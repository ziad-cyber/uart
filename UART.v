==> flow/design.v <==
module FSM (
input  wire         CLK,
input  wire         RST,
input  wire         Parity_Enable,
input  wire         Parity_Type,
input  wire         Data_Valid,
input  wire         Sequencer,
output reg          Serializer_Enable,
output reg  [1:0]   Mux_Selection,
output reg          Busy
);
localparam IDLE         = 3'b000;
localparam Data_Process = 3'b001;
localparam Start        = 3'b010;
localparam Data         = 3'b011;
localparam Parity       = 3'b100;
localparam END          = 3'b101;
reg [2:0] State , Next_State ;
always @ (posedge CLK or negedge RST)
    begin
        if (!RST)
            State <= IDLE;
        else 
            State <= Next_State;
    end
always @ (*)
    begin
        case (State)
            IDLE:           begin
                                if (Data_Valid==1'b1)
                                    Next_State = Data_Process;
                                else 
                                    Next_State = IDLE;
                            end
            Data_Process:   begin   
                                Next_State = Start;
                            end
            Start:          begin
                                Next_State = Data;
                            end 
            Data:           begin 
                                if (Sequencer ==1'b1)   
                                    Next_State = Data;
                                else if (Sequencer ==1'b0 && Parity_Enable==1'b1  )
                                    Next_State = Parity;
                                else 
                                    Next_State = END;  
                            end   
            Parity:     begin
                                Next_State = END;
                            end
            END:            begin
                                Next_State = IDLE;
                            end
            default:        begin   
                                Next_State = IDLE;
                            end
        endcase
    end
always @ (*)
    begin
        case (State)
            IDLE:           begin
                                Serializer_Enable = 1'b0;
                                Mux_Selection = 2'b00;
                                Busy = 1'b0;
                            end
            Data_Process:   begin   
                                Serializer_Enable = 1'b1;
                                Mux_Selection = 2'b00;
                                Busy = 1'b0;
                            end
            Start:          begin
                                Serializer_Enable = 1'b0;
                                Mux_Selection = 2'b01;
                                Busy = 1'b1;
                            end 
            Data:           begin 
                                Serializer_Enable = 1'b0;
                                Mux_Selection = 2'b10;
                                Busy = 1'b1;
                            end   
            Parity:     begin
                                Serializer_Enable = 1'b0;
                                Mux_Selection = 2'b11;
                                Busy = 1'b1;
                            end
            END:            begin
                                Serializer_Enable = 1'b0;
                                Mux_Selection = 2'b00;
                                Busy = 1'b1;
                            end
            default:        begin   
                                Serializer_Enable = 1'b0;
                                Mux_Selection = 2'b00;
                                Busy = 1'b0;
                            end
        endcase
    end
endmodule 
module MUX (
input wire Stop,
input wire Start,
input wire Data,
input wire Parity,
input wire [1:0] Sel,
output reg OUT_M
);
always @ (*)
    begin
        case (Sel)
            2'b00:   OUT_M = Stop;
            2'b01:   OUT_M = Start;
            2'b10:   OUT_M = Data;
            2'b11:   OUT_M = Parity;
            default: OUT_M = Stop;
        endcase
    end 
endmodule
module Parity (
input wire [7:0] A,
input wire Parity_Enable_P,
input wire Parity_Type_P,
output reg OUT_P
);
always @ (*)
    begin
        if ((Parity_Enable_P ==1) && (Parity_Type_P==0))
            OUT_P = (^A);
        else 
            OUT_P = ~(^A);
    end
endmodule
module Serializer (
input  wire CLK,
input  wire RST,
input  wire [7:0] A,
input  wire Serializer_Enable_S,
output reg  FSM_Sequencer,
output reg  OUT_S
);
reg [7:0] Serializer_S;
reg [2:0] Counter_reg;
always @ (posedge CLK or negedge RST)
    begin
        Serializer_S <= 8'b0;
        OUT_S <= 1'b0;
        Counter_reg <= 3'b0;
        FSM_Sequencer <=1'b0;
        if (!RST)
            begin
                Serializer_S <= 8'b0;
                OUT_S <= 1'b0;
                Counter_reg <= 3'b0;
                FSM_Sequencer <=1'b0;
            end
        else if (Serializer_Enable_S)
            Serializer_S <= A;
        else if ( !Serializer_Enable_S && Counter_reg < 3'd7 )
            begin
                OUT_S <= Serializer_S[0];
                Serializer_S <=  Serializer_S >>1;
                FSM_Sequencer <=1'b1;
                Counter_reg <= Counter_reg + 1'b1;
            end
        else if ( !Serializer_Enable_S && Counter_reg == 3'd7 )
            begin
                OUT_S <= Serializer_S[0];
                Serializer_S <=  Serializer_S >>1;
                FSM_Sequencer <=1'b0;
                Counter_reg <= 3'b0;
            end
    end
endmodule
module UART (
input  wire CLK,
input  wire RST,
input  wire [7:0] A,
input  wire Data_Valid,
input  wire Parity_Type,
input  wire Parity_Enable,
output wire Busy,
output wire S_Data
);
wire Serializer_Enable_U;
wire [1:0] Mux_Selection_U;
wire FSM_Sequencer_U;
wire Data_U;
wire Parity_U;
Serializer U1 (
.CLK(CLK),
.RST(RST),
.A(A),
.Serializer_Enable_S(Serializer_Enable_U),
.FSM_Sequencer(FSM_Sequencer_U),
.OUT_S(Data_U)
);
FSM U2 (
.Parity_Enable(Parity_Enable),
.Parity_Type(Parity_Type),
.Data_Valid(Data_Valid),
.Sequencer(FSM_Sequencer_U),
.CLK(CLK),
.RST(RST),
.Serializer_Enable(Serializer_Enable_U),
.Mux_Selection(Mux_Selection_U),
.Busy(Busy)
);
MUX U3 (
.Stop(1'b1),
.Start(1'b0),
.Data(Data_U),
.Parity(Parity_U),
.Sel(Mux_Selection_U),
.OUT_M(S_Data)
);
Parity U4(
.A(A),
.Parity_Enable_P(Parity_Enable),
.Parity_Type_P(Parity_Type),
.OUT_P(Parity_U)
);
endmodule
# --- Reports on UART ---
# The steps from the RTL of UART to its reports follow in flow order.
# Line numbers count from 1 in the design file above.
# Operators: Yosys type, input widths -> output width; for muxes data width and select width s.
setup:
  top: "UART"
  clock: "CLK"
  lib: "sky130hd"
  pvt_corner: "tt_025C_1v80"

# --- Elaborated design ---
# Counts by Yosys on the flattened word-level netlist (proc, flatten, opt, wreduce; memories kept). Register bits leave out memories and registers merged into their read ports (data or address); mux counts leave out enables and synchronous resets folded into registers. Print and check cells are left out. Cells with the same type and inputs are merged into one.
op_classes:
  n_addsub: 1
  n_cmp: 1
  n_eq: 9
  muxes: 19
  n_logic: 3
  reduce_and_logical: 9
op_table:
  columns: ["operator", "count"]
  rows:
  - ["$mux 8", 2]
  - ["$pmux 3 s5", 1]
  - ["$mux 1", 10]
  - ["$eq 3x3->1 const B", 3]
  - ["$mux 3", 3]
  - ["$reduce_xor 8->1", 1]
  - ["$mux 7", 1]
  - ["$eq 3x2->1 const B", 2]
  - ["$pmux 2 s3", 1]
  - ["$logic_and 1x1->1", 4]
  - ["$eq 2x2->1 const B", 2]
  - ["$reduce_or 4->1", 1]
  - ["$pmux 1 s4", 1]
  - ["$not 1->1", 3]
  - ["$add 3x1->3 const B", 1]
  - ["$eq 3x1->1 const B", 1]
  - ["$lt 3x3->1 const B", 1]
  - ["$logic_not 3->1", 1]
  - ["$eq 2x1->1 const B", 1]
  - ["$logic_not 2->1", 1]
  - ["$logic_not 1->1", 1]
bits:
  ff_bits: 16
  input_bits: 13
  out_inout_bits: 2
  elab_cells: 47

# --- Depth ---
# Yosys ltp: most cells in a row. Word level: on the elaborated netlist, between registers, memories and ports. Mapped: between sequential cells and ports; inverters and the memories' decode and read muxes count.
depth:
  word_depth: 7
  ABC_AREA: 0
  mapped_depth: 5
  mapped_depth_nobuf: 5

# --- Netlist ---
# The flow's flattened synthesis, as Yosys stat reports it; memories are mapped. The netlist is that of the ABC_AREA named above (0 if unset); the other value can give another one.
# The area totals of this step are shown rounded.
types:
  columns: ["type", "count", "type_area_um2"]
  rows:
  - ["sky130_fd_sc_hd__dfrtp_1", 18, 450.432]
  - ["sky130_fd_sc_hd__a22o_1", 6, 52.55]
  - ["sky130_fd_sc_hd__xnor2_1", 4, 35.034]
  - ["sky130_fd_sc_hd__and2_1", 5, 31.28]
  - ["sky130_fd_sc_hd__dfstp_2", 1, 26.275]
  - ["sky130_fd_sc_hd__ha_1", 2, 25.024]
  - ["sky130_fd_sc_hd__xnor3_1", 1, 22.522]
  - ["sky130_fd_sc_hd__xnor2_2", 1, 16.266]
  - ["sky130_fd_sc_hd__a21o_1", 2, 15.014]
  - ["sky130_fd_sc_hd__nor2b_1", 2, 12.512]
  - ["sky130_fd_sc_hd__nor2_1", 3, 11.261]
  - ["sky130_fd_sc_hd__a22o_2", 1, 10.01]
  - ["sky130_fd_sc_hd__and3b_1", 1, 8.758]
  - ["sky130_fd_sc_hd__o32ai_1", 1, 8.758]
  - ["sky130_fd_sc_hd__xor2_1", 1, 8.758]
  - ["sky130_fd_sc_hd__nor3b_1", 1, 7.507]
  - ["sky130_fd_sc_hd__or4_1", 1, 7.507]
  - ["sky130_fd_sc_hd__a31oi_1", 1, 6.256]
# Other cell types: 5; their cells: 5.
synth_totals:
  mapped_cells: 57
  synth_area_um2: 779
  sequential_area_um2: 477
  ff_cells: 19
  n_buf: 1
# By module: a second synthesis without flattening, with its own total; a netlist apart from the flattened one above.
unflattened:
  cells_unflattened: 60
  hier_area_um2: 845
# Rows give one instance, submodules left out.
by_module:
  columns: ["module", "instances", "cells", "area_um2", "mod_seq_area_um2"]
  rows:
  - ["Serializer", 1, 32, 517, 325]
  - ["FSM", 1, 17, 216, 151]
  - ["Parity", 1, 8, 81.3, 0.0]
  - ["MUX", 1, 1, 22.5, 0.0]
  - ["UART", 1, 2, 7.5, 0.0]

# --- Timing after synthesis ---
# Source: OpenSTA report_checks on the synthesized netlist (no wires, ideal clock, input and output delay 20% of the period each), path of least setup slack; recovery checks are left aside. Register names are those of the netlist, which keeps one name where synthesis merged equal registers.
synth_timing:
  path_type: "in2out"
  start: "in A[0]"
  end: "out S_Data"
  clock_period_ns: 1.99
  in_delay_ns: 0.398
  output_delay_ns: 0.398
  launch_ns: 0.398
  arrival_time_ns: 1.259
  required_ns: 1.592
  setup_slack_ns: 0.333
  delay_ns: 0.861
  driving_pins: 4
  path_buffers: 0
  period_less_setup_slack_ns: 1.657
# "delay_ns" is the arrival time less input delay plus setup time.
# At an output port there is no setup time.
# "driving_pins": output pins that drive a net of the path, with the launching flip-flop's if there is one; two outputs of one cell count as two.
# "period_less_setup_slack_ns" = period - worst setup slack (recovery checks aside). The figure is calculated, with input and output delays left at 20% of the set period.
# The rows between start and end are the longest chain of elaborated cells between them; the timing report does not say that the signal goes this way. Where chains are equally long, one stands for them.
# A line is the first line of the expression or statement that the cell stems from. Yosys adds cells for indexed reads and writes and turns some case tables into memories.
synth_between:
  path_cell_list: "sky130_fd_sc_hd__xnor2_1 -> sky130_fd_sc_hd__xnor3_1 -> sky130_fd_sc_hd__xnor2_1 -> sky130_fd_sc_hd__o32ai_1"
  elab_chain_cells: 4
  cells_between: 4
  cone_classes: "2 x mux; 1 x logic; 1 x reduce/logical"
synth_rtl:
  columns: ["item", "line", "rtl"]
  rows:
  - ["start, declared", 178, "input  wire [7:0] A,"]
  - ["$reduce_xor 8->1", 131, "OUT_P = ~(^A);"]
  - ["$not 1->1", 131, null]
  - ["$mux 1", 128, "if ((Parity_Enable_P ==1) && (Parity_Type_P==0))"]
  - ["$pmux 1 s4", 111, "case (Sel)"]
  - ["end, declared", 183, "output wire S_Data"]

# --- Timing after layout ---
# Path of least setup slack in the final report of entry A (OpenROAD, finished layout, wires in). Where an end is a register, its clock arrival counts in the times.
layout_timing:
  path_type: "reg2out"
  start: "reg U2.State"
  end: "out Busy"
  clock_period_ns: 1.25
  output_delay_ns: 0.25
  launch_ns: 0.29
  arrival_time_ns: 1.35
  required_ns: 1.00
  setup_slack_ns: -0.35
  driving_pins: 3
  path_buffers: 1
# An end named without its bit number is one bit of that signal or, where synthesis recoded a state register, one of its new flip-flops.
layout_between:
  path_cell_list: "sky130_fd_sc_hd__dfrtp_1 -> sky130_fd_sc_hd__or4_4 -> sky130_fd_sc_hd__buf_6"
layout_rtl:
  columns: ["item", "line", "rtl"]
  rows:
  - ["start, declared", 18, "reg [2:0] State , Next_State ;"]
  - ["start, assigned", 22, "State <= IDLE;"]
  - ["start, assigned", 24, "State <= Next_State;"]
  - ["end, declared", 182, "output wire Busy,"]
# Chain of elaborated cells between the ends: none given.

# UART through Yosys and OpenROAD on sky130hd: 2 stored runs, unordered, with their settings and measured results. The constraints put input and output delay at 20% of the set period each and load the outputs with 0.01 pF.
# "achieved_period_ns" = clock period - worst setup slack. The figure is calculated, with input and output delays left at 20% of the set period.
# By "worst_path_allowed_less_slack_ns" is meant the share of the clock period that the worst setup path is allowed (20% is reserved at inputs, 20% at outputs), minus its slack. Clock arrival times at its registers enter into it.
# By "final_power_uw" is meant OpenSTA's value without simulated activity: inputs other than the clock are taken to toggle once in ten clock periods, and the tool carries that through the logic.
# Measured values are rounded.
runs:
  - name: "entry A"
    settings:
      period_ns: 1.25
      CORE_UTILIZATION: 38
      SETUP_SLACK_MARGIN: 0.3
      TNS_END_PERCENT: 90
      ABC_AREA: 0
      CTS_CLUSTER_SIZE: 32
      CTS_CLUSTER_DIAMETER: 40
      SLEW_MARGIN: 30
      MIN_ROUTING_LAYER: "met2"
      CAP_MARGIN: 20
      CORE_MARGIN: 2
    results:
      worst_path_allowed_less_slack_ns: 1.35
      worst_path_kind: "reg2out"
      worstSetupSlack_ns: -0.346
      tns_ns: -0.684
      final_power_uw: 1070
      yosys.chip_area_um2: 779
      final_util_pct: 58.3
      hold_ws_ns: 0.194
      achieved_period_ns: 1.596
      final_cell_area_um2: 1130
      design_die_area_um2: 2430
  - name: "entry B"
    settings:
      period_ns: 2.37
      CORE_UTILIZATION: 59
      HOLD_SLACK_MARGIN: 0.26
      CELL_PAD_IN_SITES_DETAIL_PLACEMENT: 1
      ABC_AREA: 0
      CTS_CLUSTER_SIZE: 87
      CTS_CLUSTER_DIAMETER: 352
      MIN_ROUTING_LAYER: "met2"
      MAX_ROUTING_LAYER: "met5"
      CAP_MARGIN: 20
      CORE_MARGIN: 2
      SLEW_MARGIN: 20
    results:
      worst_path_allowed_less_slack_ns: 1.39
      worst_path_kind: "in2out"
      worstSetupSlack_ns: 0.031
      tns_ns: 0.000
      final_power_uw: 576
      yosys.chip_area_um2: 779
      final_util_pct: 78.5
      hold_ws_ns: 0.492
      achieved_period_ns: 2.339
      final_cell_area_um2: 996
      design_die_area_um2: 1630
